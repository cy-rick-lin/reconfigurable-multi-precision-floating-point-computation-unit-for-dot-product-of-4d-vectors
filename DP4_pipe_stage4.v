==> flow/design.v <==
`timescale 1ns/1ps
module DP4_pipe_stage4(
    mode, clk, reset,
    sign_DP4_reg,
    exp_DP4_3_reg, LOD_reg,
    mantissa_DP4_reg, 
    DP4
);
input mode, clk, reset;
input sign_DP4_reg;
input [7:0] exp_DP4_3_reg, LOD_reg;
input [51:0] mantissa_DP4_reg;
output reg [31:0] DP4;
reg [7:0] exp_DP4_4;
reg [51:0] mantissa_DP4_1;
wire [7:0] LOD, exp_DP4_5;
wire [15:0] DP4_16;
wire [22:0] mantissa_DP4_4;
wire [23:0] mantissa_DP4_2;
wire [24:0] mantissa_DP4_round, mantissa_DP4_3;
wire [31:0] DP4_32;
wire [51:0] mantissa_DP4;
wire [4:0] exp_DP4_16;
wire [9:0] mantissa_DP4_16_3;
wire [10:0] mantissa_DP4_16_1;
wire [11:0] mantissa_DP4_round_16, mantissa_DP4_16_2;
always @(*) begin
    if(LOD_reg < 5) begin
        mantissa_DP4_1 <= mantissa_DP4_reg >> (5 - LOD_reg);
        exp_DP4_4 <= exp_DP4_3_reg + (5 - LOD_reg);
    end
    else begin
        mantissa_DP4_1 <= mantissa_DP4_reg << (LOD_reg - 5);
        exp_DP4_4 <= exp_DP4_3_reg - (LOD_reg - 5);
    end
end
assign mantissa_DP4_2 = mantissa_DP4_1[46:23];               
assign Guard_DP4 = mantissa_DP4_1[22];
assign Round_DP4 = mantissa_DP4_1[21];
assign Sticky_DP4 = |mantissa_DP4_1[20:0];
assign carry_DP4 = ( Guard_DP4 & (Round_DP4 | mantissa_DP4_1[23] | Sticky_DP4) );
assign mantissa_DP4_round = {1'b0, mantissa_DP4_2} + {24'b0, carry_DP4};           
assign mantissa_DP4_3 = (mantissa_DP4_reg[51] | mantissa_DP4_reg[50] | mantissa_DP4_reg[49] | mantissa_DP4_reg[48] | mantissa_DP4_reg[47]) ? mantissa_DP4_round : {1'b0, mantissa_DP4_2};
assign mantissa_DP4_4 = (mantissa_DP4_3[24]) ? (mantissa_DP4_3[23:1]) : mantissa_DP4_3[22:0];
assign exp_DP4_5 = exp_DP4_4 + {7'b0, mantissa_DP4_3[24]};
assign DP4_32 = {sign_DP4_reg, exp_DP4_5, mantissa_DP4_4};
assign mantissa_DP4_16_1 = mantissa_DP4_1[46:36];     
assign Guard_DP4_16 = mantissa_DP4_1[35];
assign Round_DP4_16 = mantissa_DP4_1[34];
assign Sticky_DP4_16 = |mantissa_DP4_1[33:25];           
assign carry_DP4_16 = Guard_DP4_16 & (Round_DP4_16 | mantissa_DP4_1[36] | Sticky_DP4_16);
assign mantissa_DP4_round_16 = {1'b0, mantissa_DP4_16_1} + {11'b0, carry_DP4};           
assign mantissa_DP4_16_2 = (mantissa_DP4_reg[51] | mantissa_DP4_reg[50] | mantissa_DP4_reg[49] | mantissa_DP4_reg[48] | mantissa_DP4_reg[47]) ? mantissa_DP4_round_16 : {1'b0, mantissa_DP4_16_1};
assign mantissa_DP4_16_3 = (mantissa_DP4_16_2[11]) ? (mantissa_DP4_16_2[10:1]) : mantissa_DP4_16_2[9:0];
assign exp_DP4_16 = exp_DP4_4[4:0] + {4'b0, mantissa_DP4_16_2[11]};
assign DP4_16 = {sign_DP4_reg, exp_DP4_16, mantissa_DP4_16_3};
assign gclk = clk & mode;
always @(posedge gclk or posedge reset) begin
    if(reset)
        DP4[31:16] <= 0;
    else
        DP4[31:16] <= DP4_32[31:16];
end
always @(posedge clk or posedge reset) begin
    if(reset)
        DP4[15:0] <= 0;
    else
        DP4[15:0] <= (mode) ? DP4_32[15:0] : DP4_16;
end
endmodule
# ---- From RTL to reports: DP4_pipe_stage4
# What the tools print for DP4_pipe_stage4, step after step.
# Lines are those of the file above, counted from 1.
# Cell names lack the library's common part.
# A cell with n/a has no value.
dict set report design {
  top {DP4_pipe_stage4}
  clock_port {clk}
  library {sky130hd}
  pvt_corner {tt_025C_1v80}
}

# ---- Elaborated design
# Counts by Yosys on the flattened word-level netlist (proc, flatten, opt, wreduce; memories kept). Register bits leave out memories and registers merged into their read ports (data or address); mux counts leave out enables and synchronous resets folded into registers. Print and check cells are left out. Cells with the same type and inputs are merged into one.
dict set report bits {
  ff_bits 32
  elab_cells 29
  in_bits 72
}
dict set report classes {
  reduce_and_logical 1
  muxes 7
  shift 2
  addsub 8
  compare 1
  bitwise 8
}
# cell n
set ops {}
lappend ops {{52-bit by 32-bit << shifter with 47-bit output} 1}
lappend ops {{52-bit by 32-bit >> shifter with 47-bit output} 1}
lappend ops {{47-bit two-way mux} 1}
lappend ops {{24-bit by 1-bit adder with 25-bit output} 1}
lappend ops {{25-bit two-way mux} 1}
lappend ops {{23-bit two-way mux} 1}
lappend ops {{21-bit OR reduction} 1}
lappend ops {{16-bit two-way mux} 1}
lappend ops {{11-bit by 1-bit adder with 12-bit output} 1}
lappend ops {{12-bit two-way mux} 1}
lappend ops {{10-bit two-way mux} 1}
lappend ops {{3-bit by 8-bit subtractor with 9-bit output with constant A} 1}
lappend ops {{8-bit by 3-bit subtractor with 9-bit output with constant B} 1}
lappend ops {{8-bit by 1-bit adder with 8-bit output} 1}
lappend ops {{8-bit by 3-bit less-than comparator with 1-bit output with constant B} 1}
lappend ops {{8-bit adder} 1}
lappend ops {{8-bit subtractor} 1}
lappend ops {{8-bit two-way mux} 1}
lappend ops {{1-bit OR} 6}
lappend ops {{5-bit by 1-bit adder with 5-bit output} 1}
lappend ops {{1-bit bitwise AND} 2}

# ---- Depth
# Depth = most cells in a row (Yosys ltp): at word level without a register or memory, in the mapped netlist without a sequential cell, where the memories' decode and read muxes count.
dict set report depth {
  ltp_word 10
  abc_area 0
  depth_mapped 30
  mapped_depth_nobuf 20
}

# ---- Mapped cells and area
# The flow's flattened synthesis, as Yosys stat reports it; memories are mapped. The netlist is that of the ABC_AREA named above (0 if unset); the other value can give another one.
# The area totals of this step are shown rounded.
dict set report synth_totals {
  buf_cells 84
  mapped_cells 1013
  ffs 32
  synth_area_um2 8150
}
# cell n type_area_um2
set types {}
lappend types {mux4_2 45 1.01E+03}
lappend types {mux2i_1 86 860.826}
lappend types {dfrtp_1 32 800.768}
lappend types {mux2_2 39 439.171}
lappend types {nand2_1 106 397.882}
lappend types {nor2_1 80 300.288}
lappend types {a21oi_1 54 270.259}
lappend types {ha_1 19 237.728}
lappend types {xnor2_1 27 236.477}
lappend types {nor3_1 42 210.202}
lappend types {o21ai_0 37 185.178}
lappend types {nand3_1 35 175.168}
lappend types {xor2_1 18 157.651}
lappend types {clkbuf_1 39 146.39}
lappend types {o32ai_1 13 113.859}
lappend types {a31oi_1 17 106.352}
lappend types {buf_6 9 101.347}
lappend types {a211oi_1 13 97.594}
# Not listed: further types 71, cells in them 302.

# Flow runs of DP4_pipe_stage4

2 stored runs of DP4_pipe_stage4 in the flow (synthesis by Yosys, layout by OpenROAD, sky130hd cells), in arbitrary order. Constraints: input delay and output delay 20% of the set period each, output load 0.01 pF.
By "period_reached_ps" is meant the clock period of the run minus its worst setup slack. This is arithmetic on one report: input and output delays are still those of the set period (20% each).
By "worst_path_time_ps" is meant the share of the clock period that the worst setup path is allowed (20% is reserved at inputs, 20% at outputs), minus its slack. Clock arrival times at its registers enter into it.
"fin_power_mw": no workload was simulated; the value follows from the tool's default switching activity.
"worst_path_time_ps" is given in steps of 10 ps.
The measured numbers are rounded.

[flow] job 1: files
==> flow/run.sh <==
#!/bin/bash
# the make line also repeats the synthesis and layout settings of config.mk as NAME=value (left out here)
make -C /OpenROAD-flow-scripts/flow DESIGN_CONFIG=/design/flow/config.mk WORK_HOME=/design/flow/orfs CLKGATE_MAP_FILE= finish
==> flow/config.mk <==
export PLATFORM = sky130hd
export DESIGN_NAME = DP4_pipe_stage4
export DESIGN_NICKNAME = DP4_pipe_stage4
export VERILOG_FILES = /design/flow/design.v
export SDC_FILE = /design/flow/constraint.sdc
export NUM_CORES = 4
export LEC_CHECK = 0
export ABC_AREA = 0
export CAP_MARGIN = 35
export CELL_PAD_IN_SITES_DETAIL_PLACEMENT = 0
export CORE_MARGIN = 2
export CORE_UTILIZATION = 24
export HOLD_SLACK_MARGIN = 0.23
export MAX_ROUTING_LAYER = met4
export MIN_ROUTING_LAYER = met2
export SETUP_SLACK_MARGIN = 1.4
export SLEW_MARGIN = 20
==> flow/constraint.sdc <==
create_clock -name core_clock -period 7.45 [get_ports {clk}]
set_input_delay 1.4900 -clock core_clock [delete_from_list [all_inputs] [get_ports {clk}]]
set_output_delay 1.4900 -clock core_clock [all_outputs]
set_load 0.01 [all_outputs]

[flow] job 1: metrics
[metrics] final_util_pct = 31.6
[metrics] worst_path_time_ps = 4490
[metrics] worst_setup_path_type = input to register
[metrics] fin_power_mw = 1.46
[metrics] cell_area_final_um2 = 10600
[metrics] design.die.area_um2 = 35400
[metrics] tns_ps = 0
[metrics] period_reached_ps = 5983
[metrics] final_setup_ws_ps = 1470
[metrics] synth_area_um2 = 8150

[flow] job 2: files
==> flow/run.sh <==
#!/bin/bash
# the make line also repeats the synthesis and layout settings of config.mk as NAME=value (left out here)
make -C /OpenROAD-flow-scripts/flow DESIGN_CONFIG=/design/flow/config.mk WORK_HOME=/design/flow/orfs CLKGATE_MAP_FILE= finish
==> flow/config.mk <==
export PLATFORM = sky130hd
export DESIGN_NAME = DP4_pipe_stage4
export DESIGN_NICKNAME = DP4_pipe_stage4
export VERILOG_FILES = /design/flow/design.v
export SDC_FILE = /design/flow/constraint.sdc
export NUM_CORES = 4
export LEC_CHECK = 0
export CAP_MARGIN = 25
export CORE_MARGIN = 6
export CORE_UTILIZATION = 45
export CTS_CLUSTER_DIAMETER = 213
export CTS_CLUSTER_SIZE = 17
export HOLD_SLACK_MARGIN = 0.05
export MAX_ROUTING_LAYER = met4
export MIN_ROUTING_LAYER = met1
export PLACE_DENSITY_LB_ADDON = 0.19
export SETUP_SLACK_MARGIN = 1.73
export SLEW_MARGIN = 20
==> flow/constraint.sdc <==
create_clock -name core_clock -period 8.59 [get_ports {clk}]
set_input_delay 1.7180 -clock core_clock [delete_from_list [all_inputs] [get_ports {clk}]]
set_output_delay 1.7180 -clock core_clock [all_outputs]
set_load 0.01 [all_outputs]

[flow] job 2: metrics
[metrics] final_util_pct = 55.4
[metrics] worst_path_time_ps = 4820
[metrics] worst_setup_path_type = input to register
[metrics] fin_power_mw = 1.13
[metrics] cell_area_final_um2 = 9670
[metrics] design.die.area_um2 = 21500
[metrics] tns_ps = 0
[metrics] period_reached_ps = 6538
[metrics] final_setup_ws_ps = 2050
[metrics] synth_area_um2 = 8150
